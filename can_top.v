==> flow/design.v <==
module can_tx(
    input        clk,
    input        rst,
    input        start,
    input [10:0] id,  
    input [3:0]  dlc,  
    input [63:0] data, 
    output reg   tx,
    output reg   busy,
    output reg   done
);
reg f1_valid;
reg [10:0] f1_id;
reg [3:0]  f1_dlc;
reg [63:0] f1_data;
reg f2_valid;
reg         f2_sof;  
reg [10:0]  f2_id;   
reg         f2_rtr;  
reg         f2_ide;  
reg         f2_r0;   
reg [3:0]   f2_dlc;  
reg [63:0]  f2_data; 
reg         f3_valid;
reg [10:0]  f3_id;
reg          f3_rtr;
reg          f3_ide;
reg          f3_r0;
reg [3:0]   f3_dlc;
reg [63:0]  f3_data;
reg [14:0]  f3_crc;  
reg         f4_valid;
reg[10:0] f4_id;
reg         f4_rtr;
reg         f4_ide;
reg         f4_r0;
reg [3:0]  f4_dlc;
reg [63:0] f4_data;
reg [14:0] f4_crc;
reg [2:0]  cons_count;  
reg        last_bit;    
reg [6:0]  bit_index;    
reg bus_busy;
reg next_bit;                
reg [7:0] byte_index;        
reg [3:0] bit_position;      
reg [3:0] crc_bit_index;     
always @(posedge clk or posedge rst) begin
    if(rst) begin
        f1_valid <= 0;
    end else if(start) begin
        f1_valid <= 1;
        f1_id    <= id;
        f1_dlc   <= dlc;
        f1_data  <= data;
    end else begin
       f1_valid <= 0; 
end
end
always @(posedge clk or posedge rst) begin
    if(rst) begin
        f2_valid <= 0;
    end else if(f1_valid) begin
        f2_valid <= 1'b1;
        f2_sof  <= 1'b0;  
        f2_id   <= f1_id;
        f2_rtr  <= 1'b0;  
        f2_ide  <= 1'b0;   
        f2_r0   <= 1'b0; 
        f2_dlc  <= f1_dlc;
        f2_data <= f1_data;
    end else begin
        f2_valid <= 0;
    end
end
always @(posedge clk or posedge rst) begin
    if(rst) begin
        f3_valid <= 0;
        end else if(f2_valid) begin
        f3_valid <= 1'b1;  
        f3_id    <= f2_id;
        f3_rtr   <= f2_rtr;
        f3_ide   <= f2_ide;
        f3_r0    <= f2_r0;
        f3_dlc   <= f2_dlc;
        f3_data  <= f2_data;
        f3_crc   <= {f2_id[0] ^ f2_dlc[0] ^ f2_data[0], 14'b0};
    end 
    else begin
        f3_valid <= 0;
    end
end
always @(posedge clk or posedge rst) begin
    if(rst) begin
        f4_valid <= 0;
        cons_count <= 0;
        last_bit <= 1'b1;  
        bit_index <= 0; 
         next_bit <= 1'b1; 
    end else if(f3_valid) begin
        f4_valid <= 1'b1;  
        f4_id    <= f3_id;
        f4_rtr   <= f3_rtr;
        f4_ide   <= f3_ide;
        f4_r0    <= f3_r0;
        f4_dlc   <= f3_dlc;
        f4_data  <= f3_data;
        f4_crc   <= f3_crc;
        last_bit <= 1'b1;  
        cons_count <= 3'b0;
        bit_index <= 0; 
        end else if(f4_valid) begin
        f4_valid <= 1'b1; 
        end else begin
        f4_valid <= 0;
    end
end
always @(posedge clk or posedge rst) begin
    if(rst) begin
        tx <= 1'b1;  
        busy <= 1'b0;
        done <= 1'b0;
        bus_busy <= 1'b0;
        bit_index <= 0;
        cons_count <= 0;
        last_bit <= 1'b1;
        next_bit <= 1'b1;
    end else if(f4_valid && !bus_busy) begin
        busy <= 1'b1;
        done <= 1'b0;
        bus_busy <= 1'b1;
        tx <= 1'b0;  
        last_bit <= 1'b0;
        cons_count <= 3'b1;
        bit_index <= 7'b1;  
        next_bit <= 1'b0;
    end else if (bus_busy) begin
        if (bit_index == 0) begin
            next_bit = 1'b0;  
        end else if (bit_index <= 11) begin
            next_bit = f4_id[11 - bit_index];  
        end else if (bit_index == 12) begin
            next_bit = f4_rtr;
        end else if (bit_index == 13) begin
            next_bit = f4_ide;
        end else if (bit_index == 14) begin
            next_bit = f4_r0;
        end else if (bit_index >= 15 && bit_index < 19) begin
            next_bit = f4_dlc[18 - bit_index];  
        end else if (bit_index >= 19 && bit_index < (19 + f4_dlc * 8)) begin  
            byte_index = (bit_index - 19) / 8;
            bit_position = 7 - ((bit_index - 19) % 8);  
            next_bit = f4_data[byte_index*8 + bit_position];  
        end else if (bit_index >= (19 + f4_dlc * 8) && bit_index < (19 + f4_dlc * 8 + 15)) begin
            crc_bit_index = 14 - (bit_index - (19 + f4_dlc * 8));  
            next_bit = f4_crc[crc_bit_index];
        end else begin
            next_bit = 1'b1;  
        end
        if (next_bit == last_bit) begin
            cons_count <= cons_count + 1;
        end else begin
            cons_count <= 3'b1;  
        end
        if (cons_count == 5) begin
            tx <= ~last_bit;  
            last_bit <= ~last_bit;
            cons_count <= 3'b1; 
        end else begin
            tx <= next_bit;
            last_bit <= next_bit;
            bit_index <= bit_index + 1;
        end
        if (bit_index >= (19 + f4_dlc * 8 + 15 + 7)) begin  
            busy <= 1'b0;
            done <= 1'b1;
            bus_busy <= 1'b0;
            tx <= 1'b1;  
            bit_index <= 0;
        end
    end else begin
        if (done) begin
            done <= 1'b0;  
        end
        if (!bus_busy) begin  
            tx <= 1'b1;
        end
    end
end
endmodule
module can_rx(
    input        clk,
    input        rst,
    input        can_rx,  
    output reg [10:0] rx_id,
    output reg [3:0]  rx_dlc,
    output reg [63:0] rx_data,
    output reg        rx_valid
);
localparam IDLE       = 4'd0;
localparam RX_ID      = 4'd1;
localparam RX_RTR     = 4'd2;
localparam RX_IDE     = 4'd3;
localparam RX_R0      = 4'd4;
localparam RX_DLC     = 4'd5;
localparam RX_DATA    = 4'd6;
localparam RX_CRC     = 4'd7;
localparam RX_ACK     = 4'd8;
localparam RX_ACK_DEL = 4'd9;
localparam RX_EOF     = 4'd10;
reg [3:0] state;
reg [3:0] bit_idx;
reg [3:0] byte_idx;
reg [3:0] dlc_index;
reg [3:0] crc_index;
reg [2:0] stuff_count;
reg       skip;
reg       last_bit;
reg [7:0] data_byte;
reg [14:0] rx_crc;
reg        rtr, ide, r0;
initial begin
    rx_id = 11'b0;
    rx_dlc = 4'b0;
    rx_data = 64'b0;
    rx_valid = 1'b0;
end
always @(posedge clk or posedge rst) begin
    if (rst) begin
        state <= IDLE;
        rx_valid <= 1'b0;
        rx_id <= 11'b0;
        rx_dlc <= 4'b0;
        rx_data <= 64'b0;
        rtr <= 1'b0; 
        ide <= 1'b0; 
        r0 <= 1'b0;
        stuff_count <= 3'b0;
        skip <= 1'b0;
        last_bit <= 1'b1;  
        bit_idx <= 4'b0;
        byte_idx <= 4'b0;
        dlc_index <= 4'd3;
        crc_index <= 4'd14;
        data_byte <= 8'b0;
        rx_crc <= 15'b0;
    end else begin
        if (rx_valid) begin
            rx_valid <= 1'b0;
        end
        case (state)
            IDLE: begin
                if (can_rx === 1'b0) begin
                    state <= RX_ID;
                    stuff_count <= 3'b001;
                    skip <= 1'b0;
                    last_bit <= 1'b0;
                    bit_idx <= 4'd10;
                    rx_id <= 11'b0;
                    dlc_index <= 4'd3;
                    crc_index <= 4'd14;
                end
            end
            RX_ID: begin
                if (skip) begin
                    skip <= 1'b0;
                    stuff_count <= 3'b001;
                    last_bit <= can_rx;
                end else begin
                    if (can_rx === last_bit)
                        stuff_count <= stuff_count + 1;
                    else
                        stuff_count <= 3'b001;
                    last_bit <= can_rx;
                    if (stuff_count == 3'd5)   
                        skip <= 1'b1;
                    if (can_rx === 1'b0 || can_rx === 1'b1) begin  
                        rx_id[bit_idx] <= can_rx;
                    end
                    if (bit_idx == 0) begin
                        state <= RX_RTR;
                    end else begin
                        bit_idx <= bit_idx - 1;
                    end
                end
            end
            RX_RTR: begin
                if (skip) begin
                    skip <= 1'b0;
                    stuff_count <= 3'b001;
                    last_bit <= can_rx;
                end else begin
                    if (can_rx === last_bit)
                        stuff_count <= stuff_count + 1;
                    else
                        stuff_count <= 3'b001;
                    last_bit <= can_rx;
                    if (stuff_count == 3'd5)
                        skip <= 1'b1;
                    if (can_rx === 1'b0 || can_rx === 1'b1) begin
                        rtr <= can_rx;
                    end
                    state <= RX_IDE;
                end
            end
            RX_IDE: begin
                if (skip) begin
                    skip <= 1'b0;
                    stuff_count <= 3'b001;
                    last_bit <= can_rx;
                end else begin
                    if (can_rx === last_bit)
                        stuff_count <= stuff_count + 1;
                    else
                        stuff_count <= 3'b001;
                    last_bit <= can_rx;
                    if (stuff_count == 3'd5)
                        skip <= 1'b1;
                    if (can_rx === 1'b0 || can_rx === 1'b1) begin
                        ide <= can_rx;
                    end
                    state <= RX_R0;
                end
            end
            RX_R0: begin
                if (skip) begin
                    skip <= 1'b0;
                    stuff_count <= 3'b001;
                    last_bit <= can_rx;
                end else begin
                    if (can_rx === last_bit)
                        stuff_count <= stuff_count + 1;
                    else
                        stuff_count <= 3'b001;
                    last_bit <= can_rx;
                    if (stuff_count == 3'd5)
                        skip <= 1'b1;
                    if (can_rx === 1'b0 || can_rx === 1'b1) begin
                        r0 <= can_rx;
                    end
                    state <= RX_DLC;
                end
            end
            RX_DLC: begin
                if (skip) begin
                    skip <= 1'b0;
                    stuff_count <= 3'b001;
                    last_bit <= can_rx;
                end else begin
                    if (can_rx === last_bit)
                        stuff_count <= stuff_count + 1;
                    else
                        stuff_count <= 3'b001;
                    last_bit <= can_rx;
                    if (stuff_count == 3'd5)
                        skip <= 1'b1;
                    if (can_rx === 1'b0 || can_rx === 1'b1) begin
                        rx_dlc[dlc_index] <= can_rx;
                    end
                    if (dlc_index == 0) begin
                        if (rx_dlc == 4'b0000) begin  
                            state <= RX_CRC;
                        end else begin
                            state <= RX_DATA;   
                            byte_idx <= 4'b0;
                            bit_idx <= 4'd7;
                            rx_data <= 64'b0;
                            data_byte <= 8'b0;
                        end
                    end else begin
                        dlc_index <= dlc_index - 1;
                    end
                end
            end
            RX_DATA: begin
                if (skip) begin
                    skip <= 1'b0;
                    stuff_count <= 3'b001;
                    last_bit <= can_rx;
                end else begin
                    if (can_rx === last_bit)
                        stuff_count <= stuff_count + 1;
                    else
                        stuff_count <= 3'b001;
                    last_bit <= can_rx;
                    if (stuff_count == 3'd5)
                        skip <= 1'b1;
                    if (can_rx === 1'b0 || can_rx === 1'b1) begin
                        data_byte[bit_idx] <= can_rx;
                    end
                    if (bit_idx == 0) begin
                        case(byte_idx)
                            0: rx_data[7:0]   <= data_byte;
                            1: rx_data[15:8]  <= data_byte;
                            2: rx_data[23:16] <= data_byte;
                            3: rx_data[31:24] <= data_byte;
                            4: rx_data[39:32] <= data_byte;
                            5: rx_data[47:40] <= data_byte;
                            6: rx_data[55:48] <= data_byte;
                            7: rx_data[63:56] <= data_byte;
                        endcase
                        if (byte_idx == (rx_dlc - 1)) begin
                            state <= RX_CRC;
                        end else begin
                            byte_idx <= byte_idx + 1;
                            data_byte <= 8'b0;
                            bit_idx <= 4'd7;  
                        end
                    end else begin
                        bit_idx <= bit_idx - 1;
                    end
                end
            end
            RX_CRC: begin
                if (skip) begin
                    skip <= 1'b0;
                    stuff_count <= 3'b001;
                    last_bit <= can_rx;
                end else begin
                    if (can_rx === last_bit)
                        stuff_count <= stuff_count + 1;
                    else
                        stuff_count <= 3'b001;
                    last_bit <= can_rx;
                    if (stuff_count == 3'd5)
                        skip <= 1'b1;
                    if (can_rx === 1'b0 || can_rx === 1'b1) begin
                        rx_crc[crc_index] <= can_rx;
                    end
                    if (crc_index == 0) begin
                        state <= RX_ACK;
                    end else begin 
                        crc_index <= crc_index - 1;
                    end
                end
            end
            RX_ACK: begin
                state <= RX_ACK_DEL;
                stuff_count <= 3'b0;
                skip <= 1'b0;
            end 
            RX_ACK_DEL: begin
                state <= RX_EOF;
                bit_idx <= 4'd6;
            end
            RX_EOF: begin
                if (bit_idx == 0) begin
                    rx_valid <= 1'b1;
                    state <= IDLE;
                end else begin
                    bit_idx <= bit_idx - 1;
                end
            end
            default: begin
                state <= IDLE;
                rx_valid <= 1'b0;
            end
        endcase
    end
end
endmodule
`timescale 1ns / 1ps
module can_top (
    input clk,
    input rst,
    input tx_start,
    input [10:0] tx_id,
    input [3:0] tx_dlc,
    input [63:0] tx_data,
    output tx_busy,
    output tx_done,
    output [10:0] rx_id,
    output [3:0] rx_dlc,
    output [63:0] rx_data,
    output rx_valid
);
wire can_signal;
can_tx tx_module (
    .clk(clk), .rst(rst),
    .start(tx_start), .id(tx_id), 
    .dlc(tx_dlc), .data(tx_data),
    .tx(can_signal), .busy(tx_busy), .done(tx_done)
);
can_rx rx_module (
    .clk(clk), .rst(rst),
    .can_rx(can_signal),
    .rx_id(rx_id), .rx_dlc(rx_dlc), 
    .rx_data(rx_data), .rx_valid(rx_valid)
);
endmodule
**Step by step through the tools: can_top**

What the tools print for can_top, step after step.
Line numbers count from 1 in the design file above.
Cell names lack the library's common part.
The mark - stands for no value.

- Top module: can_top
- Clock: clk
- Library: sky130hd
- Library corner: tt_025C_1v80

**Word level**

Yosys after proc, flatten, opt, wreduce and memory -nomap, before mapping. Memory bits, and registers merged into a memory's read port (data or address), are not among the register bits. Print and check cells are not counted.

- Bits in registers: 137
- Input port bits: 82
- Word-level cells: 267

- Add/sub/neg operators: 11
- $lt $le $gt $ge: 1
- Equal/unequal tests: 51
- Shift operators: 6
- Muxes and demuxes: 113
- Bitwise gates (word level): 11
- Reductions and logical operators: 42

Operator list:

| cell | count |
|---|---|
| two-way mux 8 bit | 31 |
| parallel mux 8 bit (select 2 bit) | 9 |
| two-way mux 4 bit | 35 |
| AND reduction 7 bit | 9 |
| parallel mux 4 bit (select 11 bit) | 1 |
| inequality test 2 bit with constant B | 19 |
| two-way mux 11 bit | 3 |
| >= comparator 1 x 32 -> 1 bit with constant A | 1 |
| adder 32 x 3 -> 32 bit with constant B | 1 |
| adder 32 x 4 -> 32 bit with constant B | 1 |
| == test 4 x 3 -> 1 bit with constant B | 8 |
| == test 4 x 32 -> 1 bit | 1 |
| logical NOT 4 bit | 6 |
| parallel mux 4 bit (select 6 bit) | 1 |
| parallel mux 4 bit (select 2 bit) | 3 |
| two-way mux 1 bit | 23 |
| parallel mux 11 bit (select 2 bit) | 1 |
| inequality test 2 x 1 -> 1 bit with constant B | 8 |
| == test 4 x 2 -> 1 bit with constant B | 4 |
| AND reduction 14 bit | 1 |
| AND reduction 2 bit | 7 |
| nonzero test 2 bit | 7 |
| subtractor 4 x 1 -> 4 bit with constant B | 3 |
| == test 4 bit with constant B | 3 |
| AND reduction 4 bit | 3 |
| variable shift 1 x 5 -> 11 bit | 1 |
| variable shift 1 x 5 -> 11 bit with constant A | 1 |
| AND 11 bit | 1 |

Not listed: further kinds 36, cells in them 43.

**Logic depth**

Yosys ltp: most cells in a row. Word level: on the elaborated netlist, between registers, memories and ports. Mapped: between sequential cells and ports; inverters and the memories' decode and read muxes count.

- Depth in word-level cells: 10
- ABC_AREA: 0
- Mapped depth: 10

**Netlist**

Yosys stat after the flow's synthesis: flattened, memories mapped to cells. It holds for the ABC_AREA given above (unset counts as 0); a run with the other value may have another netlist.

- Cell count: 607
- Cell area after synthesis: 0.0061547 mm^2
- Area of sequential cells: 0.0032131 mm^2
- Mapped flip-flops: 128

Cells by type:

| cell type | count | total area (um^2) |
|---|---|---|
| dfrtp_1 | 120 | 3002.88 |
| nand2_1 | 89 | 334.07 |
| mux2_2 | 27 | 304.042 |
| o21ai_0 | 57 | 285.274 |
| ha_1 | 18 | 225.216 |
| dfstp_2 | 8 | 210.202 |
| o21ai_1 | 32 | 160.154 |
| a21oi_1 | 23 | 115.11 |
| inv_1 | 30 | 112.608 |
| nor2_1 | 30 | 112.608 |
| mux2_1 | 9 | 101.347 |
| xnor2_1 | 11 | 96.342 |
| nor3_1 | 18 | 90.086 |
| and2_1 | 13 | 81.328 |
| a21oi_4 | 4 | 65.062 |
| nand3_1 | 12 | 60.058 |
| buf_2 | 11 | 55.053 |
| clkbuf_1 | 11 | 41.29 |

Other cell types: 47; their cells: 84.
The figures by module come from a second, unflattened synthesis with its own total; it is not the netlist above.

- Cells (unflattened synthesis): 560
- Area (unflattened synthesis): 0.0064574 mm^2

Rows give one instance, submodules left out.

By module:

| module | instances | cells | area (mm^2) | sequential area (mm^2) |
|---|---|---|---|---|
| can_rx | 1 | 545 | 0.006221 | 0.0030116 |
| can_tx | 1 | 15 | 0.0002365 | 0.0002014 |
| can_top | 1 | 0 | 0 | 0 |

**Timing after synthesis**

Path of least setup slack by OpenSTA after synthesis, without wires, with an ideal clock, recovery checks aside; 20% of the period is set as input and as output delay. Where synthesis merged equal registers, the netlist keeps one of their names.

- Path type: register to register
- Start: register rx_module.bit_idx[0]
- End: register rx_module.bit_idx[3]
- Clock period: 3420 ps
- Launch time at the first pin: 0 ps
- Arrival: 2192 ps
- Required time: 3295 ps
- Path slack: 1103 ps
- Delay of the path: 2317 ps
- Driving pins on the path: 10
- Buffers on the path: 2
- Synthesis period reached: 2317 ps

"delay of the path" is the arrival time less input delay plus setup time.
"driving pins on the path": output pins that drive a net of the path, with the launching flip-flop's if there is one; two outputs of one cell count as two.
"synthesis period reached" is the clock period less the worst setup slack; recovery checks do not enter. This is arithmetic on one report: input and output delays are still those of the set period (20% each).
The rows between start and end are the longest chain of elaborated cells between them; the timing report does not say that the signal goes this way. Where chains are equally long, one stands for them.
Each line given opens the expression or statement behind the cell; cells for indexed reads and writes are added by Yosys, which also makes memories of some case tables.
At most two assigning lines are given for a register; there are more.

- Cell sequence: dfrtp_1 > buf_2 > inv_1 > ha_1 > or3b_1 > buf_2 > o211ai_2 > a31oi_4 > nand2_2 > mux2_2
- Length of the longest elaborated chain: 4
- Elaborated cells between the ends (all ways): 9
- Classes of those cells: add/sub (1); eq/ne (1); mux (5); reduce/logical (2)

Ends and longest elaborated chain, after synthesis:

| what | line | source |
|---|---|---|
| start, declared | 212 | `reg [3:0] bit_idx;` |
| start, assigned | 283 | `bit_idx <= bit_idx - 1;` |
| start, assigned | 410 | `bit_idx <= bit_idx - 1;` |
| subtractor 4 x 1 -> 4 bit | 410 |  |
| two-way mux 4 bit | 391 | `if (bit_idx == 0) begin` |
| two-way mux 4 bit | 376 | `if (skip) begin` |
| parallel mux 4 bit (select 6 bit) | 251 | `case (state)` |
| end, assigned | 283 |  |
| end, assigned | 410 |  |
| end, declared | 212 |  |

**Worst path after layout**

Path of least setup slack in the final report of run A (OpenROAD, finished layout, wires in). Where an end is a register, its clock arrival counts in the times.
The path's times are printed in steps of 10 ps; the period is the one set.

- Path type: register to register
- Start: register rx_module.bit_idx[1]
- End: register rx_module.data_byte[3]
- Clock period: 2610 ps
- Launch time at the first pin: 420 ps
- Arrival: 2830 ps
- Required time: 2900 ps
- Path slack: 70 ps
- Driving pins on the path: 9
- Buffers on the path: 0

The rows between start and end are the longest chain of elaborated cells between them; the timing report does not say that the signal goes this way. Where chains are equally long, one stands for them.
At most two assigning lines are given for a register; there are more.

- Cell sequence: dfrtp_2 > inv_2 > ha_4 > nor2_1 > a21boi_0 > o32ai_2 > a21oi_1 > a21oi_1 > o21ai_1
- Length of the longest elaborated chain: 10
- Elaborated cells between the ends (all ways): 12
- Classes of those cells: add/sub (1); shift (2); mux (5); logic (3); reduce/logical (1)

Ends and longest elaborated chain, post-layout:

| what | line | source |
|---|---|---|
| start, declared | 212 | `reg [3:0] bit_idx;` |
| start, assigned | 283 | `bit_idx <= bit_idx - 1;` |
| start, assigned | 410 | `bit_idx <= bit_idx - 1;` |
| negator 4 -> 5 bit | 389 | `data_byte[bit_idx] <= can_rx;` |
| variable shift 1 x 5 -> 8 bit | 389 |  |
| inverter 8 bit | 389 |  |
| AND 8 bit | 389 |  |
| bitwise OR 8 bit | 389 |  |
| two-way mux 8 bit | 388 | `if (can_rx === 1'b0 \|\| can_rx === 1'b1) begin` |
| two-way mux 8 bit | 402 | `if (byte_idx == (rx_dlc - 1)) begin` |
| two-way mux 8 bit | 391 | `if (bit_idx == 0) begin` |
| two-way mux 8 bit | 376 | `if (skip) begin` |
| parallel mux 8 bit (select 2 bit) | 251 | `case (state)` |
| end, assigned | 245 | `data_byte <= 8'b0;` |
| end, assigned | 389 |  |
| end, declared | 219 | `reg [7:0] data_byte;` |

Memo
Re: implementation data of can_top

Measured data: module can_top, platform sky130hd, 2 stored runs of the flow under differing settings, order arbitrary. Input and output delays are each 20% of the period that was set; the output load is 0.01 pF.
"achieved clock period" is the run's clock period less its worst setup slack. It is reckoned from that one timing run; input and output delays stay at 20% of the period that was set.
"worst setup path time" is the time allowed to the run's worst setup path (the clock period less input and output delay, where it has them) less its slack. Clock arrival times count: a late capture clock shortens it, a late launch clock lengthens it.
"total design power": no workload was simulated; the value follows from the tool's default switching activity.
"worst setup path time" is known to 10 ps.

### Run A

==> flow/run.sh <==
#!/bin/bash
# the make line also repeats the synthesis and layout settings of config.mk as NAME=value (left out here)
make -C /OpenROAD-flow-scripts/flow DESIGN_CONFIG=/design/flow/config.mk WORK_HOME=/design/flow/orfs CLKGATE_MAP_FILE= finish
==> flow/config.mk <==
export PLATFORM = sky130hd
export DESIGN_NAME = can_top
export DESIGN_NICKNAME = can_top
export VERILOG_FILES = /design/flow/design.v
export SDC_FILE = /design/flow/constraint.sdc
export NUM_CORES = 4
export LEC_CHECK = 0
export CAP_MARGIN = 10
export CORE_ASPECT_RATIO = 1.59
export CORE_MARGIN = 5
export CORE_UTILIZATION = 67
export GPL_ROUTABILITY_DRIVEN = 0
export HOLD_SLACK_MARGIN = 0.1
export PLACE_DENSITY_LB_ADDON = 0.23
export SETUP_SLACK_MARGIN = 0.26
export SLEW_MARGIN = 20
export TNS_END_PERCENT = 20
==> flow/constraint.sdc <==
create_clock -name core_clock -period 2.61 [get_ports {clk}]
set_input_delay 0.5220 -clock core_clock [delete_from_list [all_inputs] [get_ports {clk}]]
set_output_delay 0.5220 -clock core_clock [all_outputs]
set_load 0.01 [all_outputs]

Results of run A:
- Achieved clock period: 2536 ps
- Post-route utilization: 87.3%
- Die footprint: 0.0112548 mm^2
- Total negative slack on setup checks: 0 ps
- Worst setup path time: 2540 ps
- Worst path kind: register to register
- Worst slack on setup checks: 74 ps
- Standard-cell area after layout: 0.0079289 mm^2
- Synthesis area: 0.0061547 mm^2
- Total design power: 0.004545 W
- Worst hold slack in the final report: 349 ps

### Run B

==> flow/run.sh <==
#!/bin/bash
# the make line also repeats the synthesis and layout settings of config.mk as NAME=value (left out here)
make -C /OpenROAD-flow-scripts/flow DESIGN_CONFIG=/design/flow/config.mk WORK_HOME=/design/flow/orfs CLKGATE_MAP_FILE= finish
==> flow/config.mk <==
export PLATFORM = sky130hd
export DESIGN_NAME = can_top
export DESIGN_NICKNAME = can_top
export VERILOG_FILES = /design/flow/design.v
export SDC_FILE = /design/flow/constraint.sdc
export NUM_CORES = 4
export LEC_CHECK = 0
export CAP_MARGIN = 20
export CORE_ASPECT_RATIO = 0.7
export CORE_MARGIN = 2
export CORE_UTILIZATION = 19
export CTS_CLUSTER_DIAMETER = 160
export GPL_TIMING_DRIVEN = 0
export MAX_ROUTING_LAYER = met4
export PLACE_DENSITY_LB_ADDON = 0.17
export SLEW_MARGIN = 10
export TNS_END_PERCENT = 60
==> flow/constraint.sdc <==
create_clock -name core_clock -period 2.18 [get_ports {clk}]
set_input_delay 0.4360 -clock core_clock [delete_from_list [all_inputs] [get_ports {clk}]]
set_output_delay 0.4360 -clock core_clock [all_outputs]
set_load 0.01 [all_outputs]

Results of run B:
- Achieved clock period: 2193 ps
- Post-route utilization: 27.5%
- Die footprint: 0.0338708 mm^2
- Total negative slack on setup checks: -21 ps
- Worst setup path time: 2190 ps
- Worst path kind: register to register
- Worst slack on setup checks: -13 ps
- Standard-cell area after layout: 0.0088335 mm^2
- Synthesis area: 0.0061547 mm^2
- Total design power: 0.005479 W
- Worst hold slack in the final report: 349 ps
